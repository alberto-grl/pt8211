==> flow/design.v <==
module pt8211_drive(
    input        clk_1p536m, 
    input        rst_n     , 
    input [15:0] idata_right     ,
    input [15:0] idata_left     ,
    output       req       , 
    output       HP_BCK   , 
    output       HP_WS    , 
    output       HP_DIN     
);
reg [4:0] b_cnt;
reg       req_r,req_r1; 
reg [15:0] idata_r; 
reg HP_WS_r,HP_DIN_r;
assign HP_BCK = clk_1p536m;
assign HP_WS  = HP_WS_r   ;
assign HP_DIN = HP_DIN_r  ;
assign req    = req_r     ;
always@(posedge clk_1p536m or negedge rst_n)
begin
if(!rst_n)
    b_cnt    <= 5'd0;
else
    b_cnt <= b_cnt+1'b1;
end
always@(posedge clk_1p536m or negedge rst_n)
begin
if(!rst_n)
    req_r <= 1'b0;
else
    req_r <= (b_cnt == 5'd1) || (b_cnt == 5'd17); 
end
always@(posedge clk_1p536m or negedge rst_n)
begin
if(!rst_n)
    begin
    req_r1  <= 1'b0;
    idata_r <= 16'd0;
    end
else
    begin
    req_r1  <= req_r;
    if (req_r1)
        if (HP_WS)
            idata_r <= idata_left;
        else   
            idata_r <= idata_right;
    else
        idata_r <= idata_r<<1;
    end
end
always@(negedge clk_1p536m or negedge rst_n)
begin
if(!rst_n)
    HP_DIN_r <= 1'b0;
else
    HP_DIN_r <= idata_r[15];
end
always@(posedge clk_1p536m or negedge rst_n)
begin
if(!rst_n)
    HP_WS_r <= 1'b0;
else
    HP_WS_r <= (b_cnt == 5'd3)?1'b0: ((b_cnt == 5'd19)?1'b1:HP_WS_r); 
end
endmodule
# [From RTL to reports: pt8211_drive]
# What the tools print for pt8211_drive, step after step.
# Lines are those of the file above, counted from 1.
# Operators carry their Yosys type and port widths (W data, S select, Z words).
# The mark - stands for no value.
[setup] top_module="pt8211_drive" clock_port="clk_1p536m" lib="sky130hd" pvt_corner="tt_025C_1v80"

# [Elaborated design]
# Yosys after proc, flatten, opt, wreduce and memory -nomap, before mapping. Memory bits, and registers merged into a memory's read port (data or address), are not among the register bits. Print and check cells are not counted. Equal cells are merged and count once.
[bits] ff_bits=25 output_inout_bits=4 wordCells=17
[classes] n_addsub=1 eq_ne=4 n_mux=4 n_reduce_logical=2
[op_table] operator="$mux W16" n=2
[op_table] operator="$eq A5 B5 Y1 const B" n=2
[op_table] operator="$add A5 B1 Y5 const B" n=1
[op_table] operator="$eq A5 B1 Y1 const B" n=1
[op_table] operator="$eq A5 B2 Y1 const B" n=1
[op_table] operator="$reduce_bool A2 Y1" n=1
[op_table] operator="$mux W1" n=2
[op_table] operator="$logic_or A1 B1 Y1" n=1

# [Longest topological paths]
# Longest topological path by Yosys (ltp), each cell counted once; first at word level (registers and memories cut), then after technology mapping (sequential cells cut; the memories' decode and read muxes count).
[logic_depth] word_depth=3 ABC_AREA=0 depth_mapped=4 mapped_depth_nobuf=3

# [Netlist]
# Source: synth_stat.txt of the flow (Yosys; design flattened, memories mapped). It holds for the ABC_AREA given above (unset counts as 0); a run with the other value may have another netlist.
# The area totals of this step are shown rounded.
[mapped] mapped_cells=91 mapped_area_um2=1100 seqArea_um2=630 ff_cells=25 buffers=6
[by_type] cell="sky130_fd_sc_hd__dfrtp_1" n=24 type_area_um2=600.576
[by_type] cell="sky130_fd_sc_hd__mux2i_1" n=16 type_area_um2=160.154
[by_type] cell="sky130_fd_sc_hd__a21oi_1" n=15 type_area_um2=75.072
[by_type] cell="sky130_fd_sc_hd__nor2_1" n=15 type_area_um2=56.304
[by_type] cell="sky130_fd_sc_hd__dfrtn_1" n=1 type_area_um2=25.024
[by_type] cell="sky130_fd_sc_hd__ha_1" n=2 type_area_um2=25.024
[by_type] cell="sky130_fd_sc_hd__buf_12" n=1 type_area_um2=20.019
[by_type] cell="sky130_fd_sc_hd__xnor2_1" n=2 type_area_um2=17.517
[by_type] cell="sky130_fd_sc_hd__nor3b_1" n=2 type_area_um2=15.014
[by_type] cell="sky130_fd_sc_hd__buf_6" n=1 type_area_um2=11.261
[by_type] cell="sky130_fd_sc_hd__inv_1" n=3 type_area_um2=11.261
[by_type] cell="sky130_fd_sc_hd__mux2_2" n=1 type_area_um2=11.261
[by_type] cell="sky130_fd_sc_hd__nand3_1" n=2 type_area_um2=10.01
[by_type] cell="sky130_fd_sc_hd__xor2_1" n=1 type_area_um2=8.758
[by_type] cell="sky130_fd_sc_hd__buf_4" n=1 type_area_um2=7.507
[by_type] cell="sky130_fd_sc_hd__clkbuf_1" n=2 type_area_um2=7.507
[by_type] cell="sky130_fd_sc_hd__nor2b_1" n=1 type_area_um2=6.256
[by_type] cell="sky130_fd_sc_hd__buf_2" n=1 type_area_um2=5.005

# Top module pt8211_drive; platform sky130hd; tools Yosys and OpenROAD; 2 stored runs in no particular order. Input and output delays are each 20% of the period that was set; the output load is 0.01 pF.
# "design_power_uw": no workload was simulated; the value follows from the tool's default switching activity.
# The results are shown rounded.
run="run A" settings period_ns=1.31 CORE_UTILIZATION=29 PLACE_DENSITY=0.49 CORE_ASPECT_RATIO=0.83 CORE_MARGIN=5 CELL_PAD_IN_SITES_DETAIL_PLACEMENT=2 TNS_END_PERCENT=35 CTS_CLUSTER_DIAMETER=159 MIN_ROUTING_LAYER="met2" CAP_MARGIN=20 SLEW_MARGIN=20
run="run A" results final_setup_ws_ns=-0.51 final_die_area_um2=5000 utilization_pct=43 synth_chip_area_um2=1100 post_route_stdcell_area_um2=1600 design_power_uw=1700
run="run B" settings period_ns=0.877 CORE_UTILIZATION=16 SETUP_SLACK_MARGIN=-0.04 PLACE_DENSITY=0.64 CORE_MARGIN=6 CELL_PAD_IN_SITES_GLOBAL_PLACEMENT=0 GPL_ROUTABILITY_DRIVEN=0 CTS_CLUSTER_SIZE=61 MAX_ROUTING_LAYER="met5" CAP_MARGIN=20 SLEW_MARGIN=20
run="run B" results utilization_pct=29 synth_chip_area_um2=1100 final_die_area_um2=8800 post_route_stdcell_area_um2=1900 design_power_uw=2500 final_setup_ws_ns=-0.63
